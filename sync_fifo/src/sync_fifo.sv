==> flow/design.v <==
module rise_edge_det(
    input  logic clk_i,
    input  logic rstn_i,
    input  logic sig_i,
    output logic sig_o
);
logic q;
always_ff @ (posedge clk_i) begin
    if(!rstn_i) begin
        q <= 0;
    end else begin
        q <= sig_i;
    end
end
assign sig_o = (sig_i & !q);
endmodule
module sync_fifo#
(
    parameter int WIDTH = 16,
    parameter int DEPTH = 4
)
(
    input  logic             clk_i,
    input  logic             rstn_i,
    input  logic             wr_i,
    input  logic             rd_i,
    input  logic [WIDTH-1:0] din_i,
    output logic [WIDTH-1:0] dout_o,
    output logic             empty_o,
    output logic             full_o
);
logic [WIDTH-1:0] fifo [DEPTH-1:0];
logic [WIDTH-1:0] dout_d;
logic write;
logic read;
logic [$clog2(DEPTH)-1:0] wptr;
logic [$clog2(DEPTH)-1:0] wptr_d;
logic [$clog2(DEPTH)-1:0] rptr;
logic [$clog2(DEPTH)-1:0] rptr_d;
logic [$clog2(DEPTH):0] cnt;
logic [$clog2(DEPTH):0] cnt_d;
rise_edge_det i_rise_edge_det_write(
    .clk_i(clk_i),
    .rstn_i(rstn_i),
    .sig_i(wr_i),
    .sig_o(write)
);
rise_edge_det i_rise_edge_det_read(
    .clk_i(clk_i),
    .rstn_i(rstn_i),
    .sig_i(rd_i),
    .sig_o(read)
);
assign dout_d = (read & !empty_o) ? fifo[rptr] : dout_o;
assign wptr_d = (write & !full_o) ? wptr + 1 : wptr;
assign rptr_d = (read  & !empty_o) ? rptr + 1 : rptr;
assign cnt_d = (write & !full_o) ? cnt + 1:
               (read  & !empty_o) ? cnt - 1: cnt;
assign full_o  = (cnt == DEPTH);
assign empty_o = (cnt == 0);
always_ff @ (posedge clk_i) begin
    if(!rstn_i) begin
        cnt <= 0;
        wptr <= 0;
        rptr <= 0;
        dout_o <= 0;
    end else begin
        if(write & !full_o) begin
            fifo[wptr] <= din_i;
        end
        cnt <= cnt_d;
        wptr <= wptr_d;
        rptr <= rptr_d;
        dout_o <= dout_d;
    end
end
endmodule
[From RTL to reports: sync_fifo]
Tool output for the design above, in the order of the flow.
Line numbers count from 1 in the design file above.
Operators: Yosys type, input widths -> output width; for muxes data width and select width s.
Not given: n/a
Inputs
  top: sync_fifo
  clock input: clk_i
  library: sky130hd
  timing corner: tt_025C_1v80

[Word-level counts]
Yosys after proc, flatten, opt, wreduce and memory -nomap, before mapping. Memory bits, and registers merged into a memory's read port (data or address), are not among the register bits. Print and check cells are not counted. Equal cells are merged and count once.
Memory sizes are those after Yosys's memory passes, which may raise the word count (mostly to a power of two), join words into wider ones and drop unused or constant bits.
Bit counts
  flip-flop bits (word level): 9
  output and inout bits: 18
  memory cells: 1
  bits of input ports: 20
  RAM bits: 64
  clocked read ports x word width: 16
  elaborated cells: 30
Operators by class
  reductions and logical operators: 7
  equality and inequality tests: 1
  multiplexer cells: 8
  add/subtract/negate cells: 4
  bitwise gates (word level): 4
Memory list
  fifo: words 4, width 16, read ports 1, wr ports 1, line 32  | logic [WIDTH-1:0] fifo [DEPTH-1:0];
Operators by type and width (count)
  $mux 16: 2
  $mux 3: 2
  $logic_not 1->1: 5
  $and 1x1->1: 4
  $add 2x1->2 const B: 2
  $mux 2: 2
  $add 3x1->3 const B: 1
  $sub 3x1->3 const B: 1
  $eq 3x3->1 const B: 1
  $logic_not 3->1: 1
  $reduce_bool 2->1: 1
  $mux 1: 2

[Depth]
Longest topological path by Yosys (ltp), each cell counted once; first at word level (registers and memories cut), then after technology mapping (sequential cells cut; the memories' decode and read muxes count).
Logic depth
  word-level depth: 5
  ABC_AREA: 0
  gate-level depth with buffers: 7
  depth with buffers taken out: 7

[Mapped cells and area]
The flow's flattened synthesis, as Yosys stat reports it; memories are mapped. The netlist is that of the ABC_AREA named above (0 if unset); the other value can give another one.
Synthesis totals
  mapped area: 3469.6 um2
  buffer cells: 9
  flip-flop cells: 89
  standard cells after synthesis: 204
  sequential area: 2422.3 um2
Cells by type
  sky130_fd_sc_hd__edfxtp_1: count 64, area in all 1.92E+03 um2
  sky130_fd_sc_hd__dfxtp_1: count 25, area in all 500.48 um2
  sky130_fd_sc_hd__mux4_2: count 10, area in all 225.216 um2
  sky130_fd_sc_hd__mux4_1: count 6, area in all 157.651 um2
  sky130_fd_sc_hd__nand2_1: count 33, area in all 123.869 um2
  sky130_fd_sc_hd__a21boi_1: count 10, area in all 75.072 um2
  sky130_fd_sc_hd__ha_1: count 4, area in all 50.048 um2
  sky130_fd_sc_hd__a21boi_0: count 6, area in all 45.043 um2
  sky130_fd_sc_hd__mux2i_1: count 4, area in all 40.038 um2
  sky130_fd_sc_hd__and2_1: count 6, area in all 37.536 um2
  sky130_fd_sc_hd__buf_6: count 3, area in all 33.782 um2
  sky130_fd_sc_hd__xnor2_1: count 3, area in all 26.275 um2
  sky130_fd_sc_hd__and3_1: count 4, area in all 25.024 um2
  sky130_fd_sc_hd__fa_1: count 1, area in all 20.019 um2
  sky130_fd_sc_hd__nor2b_1: count 3, area in all 18.768 um2
  sky130_fd_sc_hd__nor3b_4: count 1, area in all 18.768 um2
  sky130_fd_sc_hd__nor3_4: count 1, area in all 16.266 um2
  sky130_fd_sc_hd__o32ai_2: count 1, area in all 16.266 um2
Other cell types: 12; their cells: 19.
By module: a second synthesis without flattening, with its own total; a netlist apart from the flattened one above.
Unflattened totals
  cells (unflattened synthesis): 207
  area total of the unflattened synthesis: 3419.5 um2
Each row is one instance without its submodules.
Modules
  sync_fifo: area 3339.5 um2, instances 1, cells 201, seq. area 2382.3 um2
  rise_edge_det: area 40.0 um2, instances 2, cells 3, seq. area 20.0 um2

[Worst setup path after synthesis]
Source: OpenSTA report_checks on the synthesized netlist (no wires, ideal clock, input and output delay 20% of the period each), path of least setup slack; recovery checks are left aside. Register names are those of the netlist, which keeps one name where synthesis merged equal registers.
Path after synthesis
  path type: register to register
  start point: register cnt[0]
  end point: register cnt[2]
  time at the first pin: 0.000 ns
  required time: 1.638 ns
  delay of the path: 1.741 ns
  buffers on the path: 0
  arrival: 1.619 ns
  driving pins on the path: 8
  setup time: 0.122 ns
  setup slack: 0.019 ns
  clock period: 1.76 ns
  synthesis period reached: 1.741 ns
"delay of the path" = arrival - input delay + setup time.
"driving pins on the path" counts driving pins, that of a launching flip-flop among them; a cell with two outputs on the path counts twice.
"synthesis period reached" is the clock period less the worst setup slack; recovery checks do not enter. This is arithmetic on one report: input and output delays are still those of the set period (20% each).
On the way, after synthesis
  path through: sky130_fd_sc_hd__dfxtp_1 > sky130_fd_sc_hd__nor3b_4 > sky130_fd_sc_hd__nor3_4 > sky130_fd_sc_hd__inv_1 > sky130_fd_sc_hd__fa_1 > sky130_fd_sc_hd__nor3_1 > sky130_fd_sc_hd__mux2i_1 > sky130_fd_sc_hd__mux2i_1
  elaborated cells on any way between the ends: 11
  those cells by class: add/sub: 2; eq/ne: 1; mux: 2; logic: 2; reduce/logical: 4
Ends and longest elaborated chain, after synthesis
  start: declaration: line 40  | logic [$clog2(DEPTH):0] cnt;
  start: assignment: line 63  | cnt <= 0;
  start: assignment: line 71  | cnt <= cnt_d;
  end: assignment: line 63
  end: assignment: line 71
  end: declaration: line 40
Chain of elaborated cells between the ends: none given.
Nets of the timed path that keep an RTL name, with a line that drives or declares them; the list need not be complete.
Nets with RTL names, path after synthesis
  full_o: line 59  | assign full_o  = (cnt == DEPTH);

[Path in the finished layout]
Path of least setup slack in the final report of job 1 (OpenROAD, finished layout, wires in). Where an end is a register, its clock arrival counts in the times.
Path after layout
  path type: register to output
  start point: register cnt[1]
  end point: output empty_o
  required time: 2.41 ns
  time at the first pin: 0.34 ns
  buffers on the path: 1
  clock period: 3.01 ns
  arrival: 1.80 ns
  setup slack: 0.61 ns
  driving pins on the path: 4
  external output delay: 0.60 ns
Between the ends stands the longest chain of elaborated cells between them, by number of cells; it is not shown to be the way that was timed. Of several equally long chains one is given.
A line is the first line of the expression or statement that the cell stems from. Yosys adds cells for indexed reads and writes and turns some case tables into memories.
On the way, after layout
  path through: sky130_fd_sc_hd__dfxtp_1 > sky130_fd_sc_hd__or3_4 > sky130_fd_sc_hd__inv_6 > sky130_fd_sc_hd__clkdlybuf4s50_1
  cells in the longest elaborated chain: 1
  elaborated cells on any way between the ends: 1
  source lines of those cells: 1
  those cells by class: reduce/logical: 1
Ends and longest elaborated chain, after layout
  start: declaration: line 40  | logic [$clog2(DEPTH):0] cnt;
  start: assignment: line 63  | cnt <= 0;
  start: assignment: line 71  | cnt <= cnt_d;
  $logic_not 3->1: line 60  | assign empty_o = (cnt == 0);
  end: declaration: line 29  | output logic             empty_o,

==> results <==
Measured data: module sync_fifo, platform sky130hd, 2 stored runs of the flow under differing settings, order arbitrary. Input and output delays are each 20% of the period that was set; the output load is 0.01 pF.
"achieved clock period" = clock period - worst setup slack. The figure is calculated, with input and output delays left at 20% of the set period.
"worst setup path time": the worst setup path's part of the clock period (all of it between registers, 20% less for each end at a port) less its slack. A launch clock that arrives late makes it longer, a capture clock that arrives late makes it shorter.
"power": no workload was simulated; the value follows from the tool's default switching activity.
[job 1] settings: period_ns=3.01, CORE_UTILIZATION=68, SETUP_SLACK_MARGIN=0.41, PLACE_DENSITY_LB_ADDON=0.26, CORE_MARGIN=10, TNS_END_PERCENT=10, GPL_TIMING_DRIVEN=0, GPL_ROUTABILITY_DRIVEN=1, CAP_MARGIN=15, SLEW_MARGIN=20
[job 1] result: chip area after synthesis (Yosys) 3469.6 um2, die area 8359.4 um2, standard-cell area of the final layout 4100.2 um2, utilization 84.6%, worst setup slack after layout 0.605 ns, total negative slack 0.000 ns, worst hold slack 0.456 ns, power 3115 µW, achieved clock period 2.405 ns, worst setup path time 1.80 ns, worst setup path kind register to output
[job 2] settings: period_ns=1.57, CORE_UTILIZATION=45, SETUP_SLACK_MARGIN=0.1, CORE_MARGIN=10, CELL_PAD_IN_SITES_GLOBAL_PLACEMENT=1, CELL_PAD_IN_SITES_DETAIL_PLACEMENT=1, SLEW_MARGIN=40, MIN_ROUTING_LAYER=met2, MAX_ROUTING_LAYER=met5, CAP_MARGIN=20
[job 2] result: chip area after synthesis (Yosys) 3469.6 um2, die area 11621.9 um2, standard-cell area of the final layout 4555.6 um2, utilization 61.8%, worst setup slack after layout -0.018 ns, total negative slack -0.276 ns, worst hold slack 0.358 ns, power 6680 µW, achieved clock period 1.588 ns, worst setup path time 1.59 ns, worst setup path kind register to register
