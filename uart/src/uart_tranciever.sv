==> flow/design.v <==
module uart_rx#(
    parameter int c_clkfreq = 100_000_000,  
    parameter int c_baudrate = 10_000_000
)(
    input  logic        clk_i,
    input  logic        rstn_i,
    input  logic        rx_i,
    output logic [7:0]  rx_dout_o,
    output logic        rx_done_tick_o,
    output logic        rx_active_o
);
localparam int c_timerlim = c_clkfreq/c_baudrate;  
typedef enum logic [1:0] {S_IDLE, S_START, S_DATA, S_STOP} states_t;
states_t state;
states_t next_state;
logic [31:0] timer; 
logic [31:0] timer_d; 
logic [7:0 ] shreg;
logic [7:0 ] shreg_d;
logic [2:0 ] bitcntr;
logic [2:0 ] bitcntr_d;
logic rx_done_tick_d;
assign rx_dout_o = shreg;
assign rx_active_o = (state == S_DATA);
assign timer_d = (state == S_IDLE) ? 0:
                 ((state == S_START) && (timer == (c_timerlim-1)/2)) ? 0:
                 ((state == S_DATA) && (timer == c_timerlim-1)) ? 0:
                 ((state == S_STOP) && (timer == c_timerlim-1)) ? 0:
                 timer + 1;
always_ff @(posedge clk_i) begin : TIMER_FF_UPDATE
    if(!rstn_i) begin
        timer <= 0;
    end else begin
        timer <= timer_d;
    end
end
assign next_state = ((state == S_IDLE) && (!rx_i)) ? S_START : 
             ((state == S_START) && (timer == (c_timerlim-1)/2)) ? S_DATA:
             ((state == S_DATA) && (timer == c_timerlim-1) && (bitcntr == 3'd7)) ? S_STOP:
             ((state == S_STOP) && (timer == c_timerlim-1)) ? S_IDLE: state;
always_ff @(posedge clk_i) begin :STATE_FF_UPDATE
    if(!rstn_i) begin
        state <= S_IDLE;
    end else begin
        state <= next_state;
    end
end
assign bitcntr_d = ((state == S_DATA) && (timer == c_timerlim-1)) ? bitcntr + 1 : bitcntr; 
always_ff @(posedge clk_i) begin :BITCNT_FF_UPDATE
    if(!rstn_i) begin
        bitcntr <= 0;
    end else begin
        bitcntr <= bitcntr_d;
    end
end
always_comb begin : OUTPUT_UPDATE
    rx_done_tick_d = 0;
    shreg_d = shreg;
    case(state)
        S_IDLE:begin
            rx_done_tick_d = 0;
            shreg_d = '0;
        end
        S_START:begin
            ;
        end
        S_DATA:begin
            if(timer == c_timerlim-1) begin
                shreg_d = shreg_d >> 1;
                shreg_d[7] = rx_i;
            end
        end
        S_STOP:begin
            if(timer == c_timerlim-1) begin
                rx_done_tick_d = 1;
            end
        end
    endcase
end
always_ff @(posedge clk_i) begin :OUTPUT_FF_UPDATE
    if(!rstn_i) begin
        shreg <= 0;
        rx_done_tick_o <= 0;
    end else begin
        shreg <= shreg_d;
        rx_done_tick_o <= rx_done_tick_d;
    end
end
endmodule
module uart_tranciever#(
    parameter int c_clkfreq = 100_000_000, 
    parameter int c_baudrate = 10_000_000,
    parameter int c_stopbit = 2  
)(
    input  logic        clk_i,
    input  logic        rstn_i,
    input  logic        tx_start_i,
    input  logic [7:0]  tx_din_i,
    input  logic        rx_din_i,
    output logic        tx_dout_o,
    output logic        tx_done_tick_o,
    output logic        tx_active_o,
    output logic [7:0]  rx_dout_o,
    output logic        rx_done_tick_o,
    output logic        rx_active_o
);
localparam int c_timerlim = c_clkfreq/c_baudrate;
uart_tx#(
    .c_clkfreq(c_clkfreq),
    .c_baudrate(c_baudrate),
    .c_stopbit(c_stopbit)
)i_uart_tx
(
    .clk_i(clk_i),
    .rstn_i(rstn_i),
    .tx_din_i(tx_din_i),
    .tx_start_i(tx_start_i),
    .tx_o(tx_dout_o),
    .tx_done_tick_o(tx_done_tick_o),
    .tx_active_o(tx_active_o)
);
uart_rx#(
    .c_clkfreq(c_clkfreq),
    .c_baudrate(c_baudrate)
)i_uart_rx
(
    .clk_i(clk_i),
    .rstn_i(rstn_i),
    .rx_i(rx_din_i),
    .rx_dout_o(rx_dout_o),
    .rx_done_tick_o(rx_done_tick_o),
    .rx_active_o(rx_active_o)
);
endmodule
module uart_tx#(
    parameter int c_clkfreq = 100_000_000,  
    parameter int c_baudrate = 10_000_000,  
    parameter int c_stopbit = 2
)(
    input  logic        clk_i,
    input  logic        rstn_i,
    input  logic [7:0]  tx_din_i,
    input  logic        tx_start_i,
    output logic        tx_o,
    output logic        tx_active_o,
    output logic        tx_done_tick_o
);
localparam int c_timerlim = c_clkfreq/c_baudrate;  
typedef enum logic [1:0] {S_IDLE, S_START, S_DATA, S_STOP} states_t;
states_t state; 
states_t next_state; 
logic [31:0] timer;
logic [31:0] timer_d;
logic [7:0 ] shreg;
logic [7:0 ] shreg_d;
logic [2:0 ] bitcntr;
logic [2:0 ] bitcntr_d;
logic tx_d;
logic tx;
logic tx_done_tick_d;
assign tx_active_o = (state == S_DATA);  
assign tx_o = tx;  
assign timer_d = (state == S_IDLE) ? 0:
                 ((state == S_START) && (timer == c_timerlim-1)) ? 0:
                 ((state == S_DATA) && (timer == c_timerlim-1)) ? 0:
                 ((state == S_STOP) && (timer == (c_timerlim*c_stopbit)-1)) ? 0:
                 timer + 1;
always_ff @(posedge clk_i) begin : TIMER_FF_UPDATE
    if(!rstn_i) begin
        timer <= 0;
    end else begin
        timer <= timer_d;
    end
end
assign next_state = ((state == S_IDLE) && (tx_start_i)) ? S_START : 
             ((state == S_START) && (timer == c_timerlim-1)) ? S_DATA:
             ((state == S_DATA) && (timer == c_timerlim-1) && (bitcntr == 3'd7)) ? S_STOP:
             ((state == S_STOP) && (timer == (c_timerlim*c_stopbit)-1)) ? S_IDLE: state;
always_ff @(posedge clk_i) begin :STATE_FF_UPDATE
    if(!rstn_i) begin
        state <= S_IDLE;
    end else begin
        state <= next_state;
    end
end
assign bitcntr_d = ((state == S_DATA) && (timer == c_timerlim-1)) ? bitcntr + 1 : bitcntr; 
always_ff @(posedge clk_i) begin :BITCNT_FF_UPDATE
    if(!rstn_i) begin
        bitcntr <= 0;
    end else begin
        bitcntr <= bitcntr_d;
    end
end
always_comb begin : OUTPUT_UPDATE
    shreg_d = shreg;
    tx_done_tick_d = 0;
    tx_d = tx;
    case(state)
        S_IDLE:begin
            tx_d = 1;
            tx_done_tick_d = 0;
            if(tx_start_i)begin
                tx_d = 0;
                shreg_d = tx_din_i;
            end
        end
        S_START:begin
            if(timer == c_timerlim-1) begin
                tx_d = shreg_d[0];
                shreg_d = shreg_d >> 1;
            end    
        end
        S_DATA:begin
            if(timer == c_timerlim-1) begin
                tx_d = shreg_d[0];
                shreg_d = shreg_d >> 1;
                if(bitcntr == 3'd7) begin
                    tx_d = 1;
                end
            end
        end
        S_STOP:begin
            if(timer == (c_timerlim*c_stopbit)-1) begin
                tx_done_tick_d  = 1;
            end
        end
    endcase
end
always_ff @(posedge clk_i) begin :OUTPUT_FF_UPDATE
    if(!rstn_i) begin
        tx <= 1;
        tx_done_tick_o <= 0;
        shreg <= 0;
    end else begin
        tx <= tx_d;
        tx_done_tick_o <= tx_done_tick_d;
        shreg <= shreg_d;
    end
end
endmodule
# Step by step through the tools: uart_tranciever
# The steps from the RTL of uart_tranciever to its reports follow in flow order.
# Lines are those of the file above, counted from 1.
# Operators carry their Yosys type and port widths (W data, S select, Z words).
# Cell names lack the library's common part.
# Not given: n/a
dict set report design {
  top_module {uart_tranciever}
  clock_port {clk_i}
  lib {sky130hd}
  corner {tt_025C_1v80}
}

# Word level
# Counts by Yosys on the flattened word-level netlist (proc, flatten, opt, wreduce; memories kept). Register bits leave out memories and registers merged into their read ports (data or address). Print and check cells are left out. Cells with the same type and inputs are merged into one.
dict set report classes {
  add_sub_neg 4
  n_mux 23
  eq_ne 17
  n_logic 3
  reduce_and_logical 28
}
# cell count
set op_table {}
lappend op_table {{$add A32 B1 Y32 const B} 2}
lappend op_table {{$eq A32 B4 Y1 const B} 2}
lappend op_table {{$eq A32 B3 Y1 const B} 1}
lappend op_table {{$eq A32 B5 Y1 const B} 1}
lappend op_table {{$pmux W8 S2} 2}
lappend op_table {{$mux W8} 2}
lappend op_table {{$mux W2} 6}
lappend op_table {{$logic_and A1 B1 Y1} 10}
lappend op_table {{$reduce_or A5 Y1} 2}
lappend op_table {{$mux W1} 9}
lappend op_table {{$eq A2 B2 Y1 const B} 4}
lappend op_table {{$reduce_or A2 Y1} 4}
lappend op_table {{$reduce_bool A4 Y1} 2}
lappend op_table {{$mux W7} 1}
lappend op_table {{$ne A2 B1 Y1 const B} 3}
lappend op_table {{$add A3 B1 Y3 const B} 2}
lappend op_table {{$eq A3 B3 Y1 const B} 2}
lappend op_table {{$reduce_and A3 Y1} 2}
lappend op_table {{$reduce_bool A3 Y1} 2}
lappend op_table {{$reduce_or A3 Y1} 2}
lappend op_table {{$eq A2 B1 Y1 const B} 2}
lappend op_table {{$ne A2 B2 Y1 const B} 2}
lappend op_table {{$logic_not A2 Y1} 2}
lappend op_table {{$pmux W1 S2} 2}
lappend op_table {{$not A1 Y1} 3}
lappend op_table {{$pmux W1 S3} 1}
lappend op_table {{$reduce_and A2 Y1} 1}
lappend op_table {{$logic_not A1 Y1} 1}
dict set report word_totals {
  in_bits 12
  register_bits 93
}

# Depth
# Yosys ltp: most cells in a row. Word level: on the elaborated netlist, between registers, memories and ports. Mapped: between sequential cells and ports; inverters and the memories' decode and read muxes count.
dict set report depth {
  ltp_word 6
  abc_area 0
  mapped_depth 8
}

# Synthesis result
# Source: synth_stat.txt of the flow (Yosys; design flattened, memories mapped). It holds for the ABC_AREA given above (unset counts as 0); a run with the other value may have another netlist.
# cell_type count area_total_um2
set types {}
lappend types {dfxtp_1 97 1.94E+03}
lappend types {xor2_1 38 332.819}
lappend types {nor2_1 87 326.563}
lappend types {xnor2_1 21 183.926}
lappend types {nand3_1 33 165.158}
lappend types {nand4_1 25 156.4}
lappend types {nand2_1 40 150.144}
lappend types {ha_1 9 112.608}
lappend types {nor4_1 18 112.608}
lappend types {a221o_1 8 80.077}
lappend types {a22o_1 8 70.067}
lappend types {and2_1 10 62.56}
lappend types {a21oi_1 10 50.048}
lappend types {mux2i_1 5 50.048}
lappend types {nor4_2 4 50.048}
lappend types {nor4_4 2 42.541}
lappend types {clkbuf_1 11 41.29}
lappend types {nor3_1 8 40.038}
# Other cell types: 31; their cells: 78.
dict set report mapped {
  ff_cells 97
  mapped_area_mm2 0.0045081
  seq_area_mm2 0.0019419
  cell_count 512
}
# The figures by module come from a second, unflattened synthesis with its own total; it is not the netlist above.
dict set report unflattened {
  cells_unflattened 539
  area_unflattened_mm2 0.0047408
}
# Each row is one instance without its submodules.
# module instances cells mod_area_mm2
set by_module {}
lappend by_module {uart_tx 1 300 0.0025499}
lappend by_module {uart_rx 1 239 0.0021909}
lappend by_module {uart_tranciever 1 0 0}

# Worst setup path after synthesis
# Source: OpenSTA report_checks on the synthesized netlist (no wires, ideal clock, input and output delay 20% of the period each), path of least setup slack; recovery checks are left aside. Register names are those of the netlist, which keeps one name where synthesis merged equal registers.
dict set report synth_path {
  path_type {flip-flop to flip-flop}
  from {register i_uart_tx.timer[12]}
  to {register i_uart_tx.shreg[6]}
  arrival_time_ns 1.757
  required_ns 2.348
  t_first_pin_ns 0.000
  clock_period_ns 2.47
  path_stages 7
  slack_ns 0.591
  path_buffers 1
  delay_ns 1.879
  period_less_setup_slack_ns 1.879
}
# "delay_ns" = arrival - input delay + setup time.
# "path_stages": output pins that drive a net of the path, with the launching flip-flop's if there is one; two outputs of one cell count as two.
# "period_less_setup_slack_ns" is the clock period less the worst setup slack; recovery checks do not enter. This is arithmetic on one report: input and output delays are still those of the set period (20% each).
# The rows between start and end are the longest chain of elaborated cells between them; the timing report does not say that the signal goes this way. Where chains are equally long, one stands for them.
# Each line given opens the expression or statement behind the cell; cells for indexed reads and writes are added by Yosys, which also makes memories of some case tables.
dict set report synth_between {
  cell_sequence {dfxtp_1 > clkbuf_1 > nor4_1 > nand4_1 > o31ai_1 > a21oi_1 > a221o_1}
  elab_chain_len 3
  cone_cells 5
  classes_between {2 x eq/ne; 2 x mux; 1 x reduce/logical}
}
# item line_no
set synth_lines {}
lappend synth_lines {{from (decl)} 152} ;# logic [31:0] timer;
lappend synth_lines {{from (assign)} 170} ;# timer <= 0;
lappend synth_lines {{from (assign)} 172} ;# timer <= timer_d;
lappend synth_lines {{$eq A32 B4 Y1} 214} ;# if(timer == c_timerlim-1) begin
lappend synth_lines {{$mux W8} 214}
lappend synth_lines {{$pmux W8 S2} 198} ;# case(state)
lappend synth_lines {{to (assign)} 233} ;# shreg <= 0;
lappend synth_lines {{to (assign)} 237} ;# shreg <= shreg_d;
lappend synth_lines {{to (decl)} 154} ;# logic [7:0 ] shreg;

# Timing after layout
# Path of least setup slack in the final report of flow run B (OpenROAD, finished layout, wires in). Where an end is a register, its clock arrival counts in the times.
dict set report layout_path {
  path_type {flip-flop to flip-flop}
  from {register i_uart_tx.timer[19]}
  to {register i_uart_tx.shreg[0]}
  arrival_time_ns 2.57
  path_buffers 0
  clock_period_ns 3.42
  path_stages 6
  slack_ns 1.09
  t_first_pin_ns 0.35
  required_ns 3.66
}
# The rows between start and end are the longest chain of elaborated cells between them; the timing report does not say that the signal goes this way. Where chains are equally long, one stands for them.
dict set report layout_between {
  cell_sequence {dfxtp_1 > nor4_1 > nand4_1 > o31ai_1 > a21oi_1 > a221o_1}
  elab_chain_len 3
  cone_cells 5
  classes_between {2 x eq/ne; 2 x mux; 1 x reduce/logical}
}
# item line_no
set layout_lines {}
lappend layout_lines {{from (decl)} 152} ;# logic [31:0] timer;
lappend layout_lines {{from (assign)} 170} ;# timer <= 0;
lappend layout_lines {{from (assign)} 172} ;# timer <= timer_d;
lappend layout_lines {{$eq A32 B4 Y1} 214} ;# if(timer == c_timerlim-1) begin
lappend layout_lines {{$mux W8} 214}
lappend layout_lines {{$pmux W8 S2} 198} ;# case(state)
lappend layout_lines {{to (assign)} 233} ;# shreg <= 0;
lappend layout_lines {{to (assign)} 237} ;# shreg <= shreg_d;
lappend layout_lines {{to (decl)} 154} ;# logic [7:0 ] shreg;

Lab notebook: uart_tranciever

Measured results for uart_tranciever: 2 stored runs of the Yosys and OpenROAD flow on sky130hd. The settings differ; the order carries no meaning. The constraints put input and output delay at 20% of the set period each and load the outputs with 0.01 pF.
"period_reached_ns" = clock period - worst setup slack. The figure is calculated, with input and output delays left at 20% of the set period.
"timing.worst_path_ns" means the part of the period allowed to the worst setup path (the constraints hold back 20% at inputs and 20% at outputs) less its slack; where the path has registers, the arrival times of their clocks count too.
By "final_power_uw" is meant OpenSTA's value without simulated activity: inputs other than the clock are taken to toggle once in ten clock periods, and the tool carries that through the logic.

[flow] flow run A: files
==> flow/run.sh <==
#!/bin/bash
# the make line also repeats the synthesis and layout settings of config.mk as NAME=value (left out here)
make -C /OpenROAD-flow-scripts/flow DESIGN_CONFIG=/design/flow/config.mk WORK_HOME=/design/flow/orfs CLKGATE_MAP_FILE= finish
==> flow/config.mk <==
export PLATFORM = sky130hd
export DESIGN_NAME = uart_tranciever
export DESIGN_NICKNAME = uart_tranciever
export VERILOG_FILES = /design/flow/design.v
export SDC_FILE = /design/flow/constraint.sdc
export NUM_CORES = 4
export LEC_CHECK = 0
export ABC_AREA = 0
export CAP_MARGIN = 15
export CELL_PAD_IN_SITES_DETAIL_PLACEMENT = 0
export CELL_PAD_IN_SITES_GLOBAL_PLACEMENT = 1
export CORE_MARGIN = 5
export CORE_UTILIZATION = 68
export CTS_CLUSTER_DIAMETER = 249
export GPL_TIMING_DRIVEN = 1
export MIN_ROUTING_LAYER = met1
export PLACE_DENSITY_LB_ADDON = 0.13
export SETUP_SLACK_MARGIN = 0.42
export SLEW_MARGIN = 20
export TNS_END_PERCENT = 25
==> flow/constraint.sdc <==
create_clock -name core_clock -period 1.98 [get_ports {clk_i}]
set_input_delay 0.3960 -clock core_clock [delete_from_list [all_inputs] [get_ports {clk_i}]]
set_output_delay 0.3960 -clock core_clock [all_outputs]
set_load 0.01 [all_outputs]

[flow] flow run A: no results, placement failed with FLW-0024

[flow] flow run B: files
==> flow/run.sh <==
#!/bin/bash
# the make line also repeats the synthesis and layout settings of config.mk as NAME=value (left out here)
make -C /OpenROAD-flow-scripts/flow DESIGN_CONFIG=/design/flow/config.mk WORK_HOME=/design/flow/orfs CLKGATE_MAP_FILE= finish
==> flow/config.mk <==
export PLATFORM = sky130hd
export DESIGN_NAME = uart_tranciever
export DESIGN_NICKNAME = uart_tranciever
export VERILOG_FILES = /design/flow/design.v
export SDC_FILE = /design/flow/constraint.sdc
export NUM_CORES = 4
export LEC_CHECK = 0
export ABC_AREA = 0
export CAP_MARGIN = 25
export CELL_PAD_IN_SITES_DETAIL_PLACEMENT = 0
export CORE_MARGIN = 2
export CORE_UTILIZATION = 15
export GPL_TIMING_DRIVEN = 1
export MAX_ROUTING_LAYER = met4
export PLACE_DENSITY_LB_ADDON = 0.07
export SETUP_SLACK_MARGIN = 0.68
export SLEW_MARGIN = 15
==> flow/constraint.sdc <==
create_clock -name core_clock -period 3.42 [get_ports {clk_i}]
set_input_delay 0.6840 -clock core_clock [delete_from_list [all_inputs] [get_ports {clk_i}]]
set_output_delay 0.6840 -clock core_clock [all_outputs]
set_load 0.01 [all_outputs]

[flow] flow run B: metrics
[metrics] ys_area_mm2 = 0.0045081
[metrics] final_die_area_mm2 = 0.0314566
[metrics] final_stdcell_area_mm2 = 0.0055591
[metrics] fin_ws_ns = 1.093
[metrics] timing.setup.tns_ns = 0.000
[metrics] timing.hold.ws_ns = 0.465
[metrics] final_power_uw = 2449
[metrics] period_reached_ns = 2.327
[metrics] timing.worst_path_ns = 2.33
[metrics] critical_path_kind = flip-flop to flip-flop
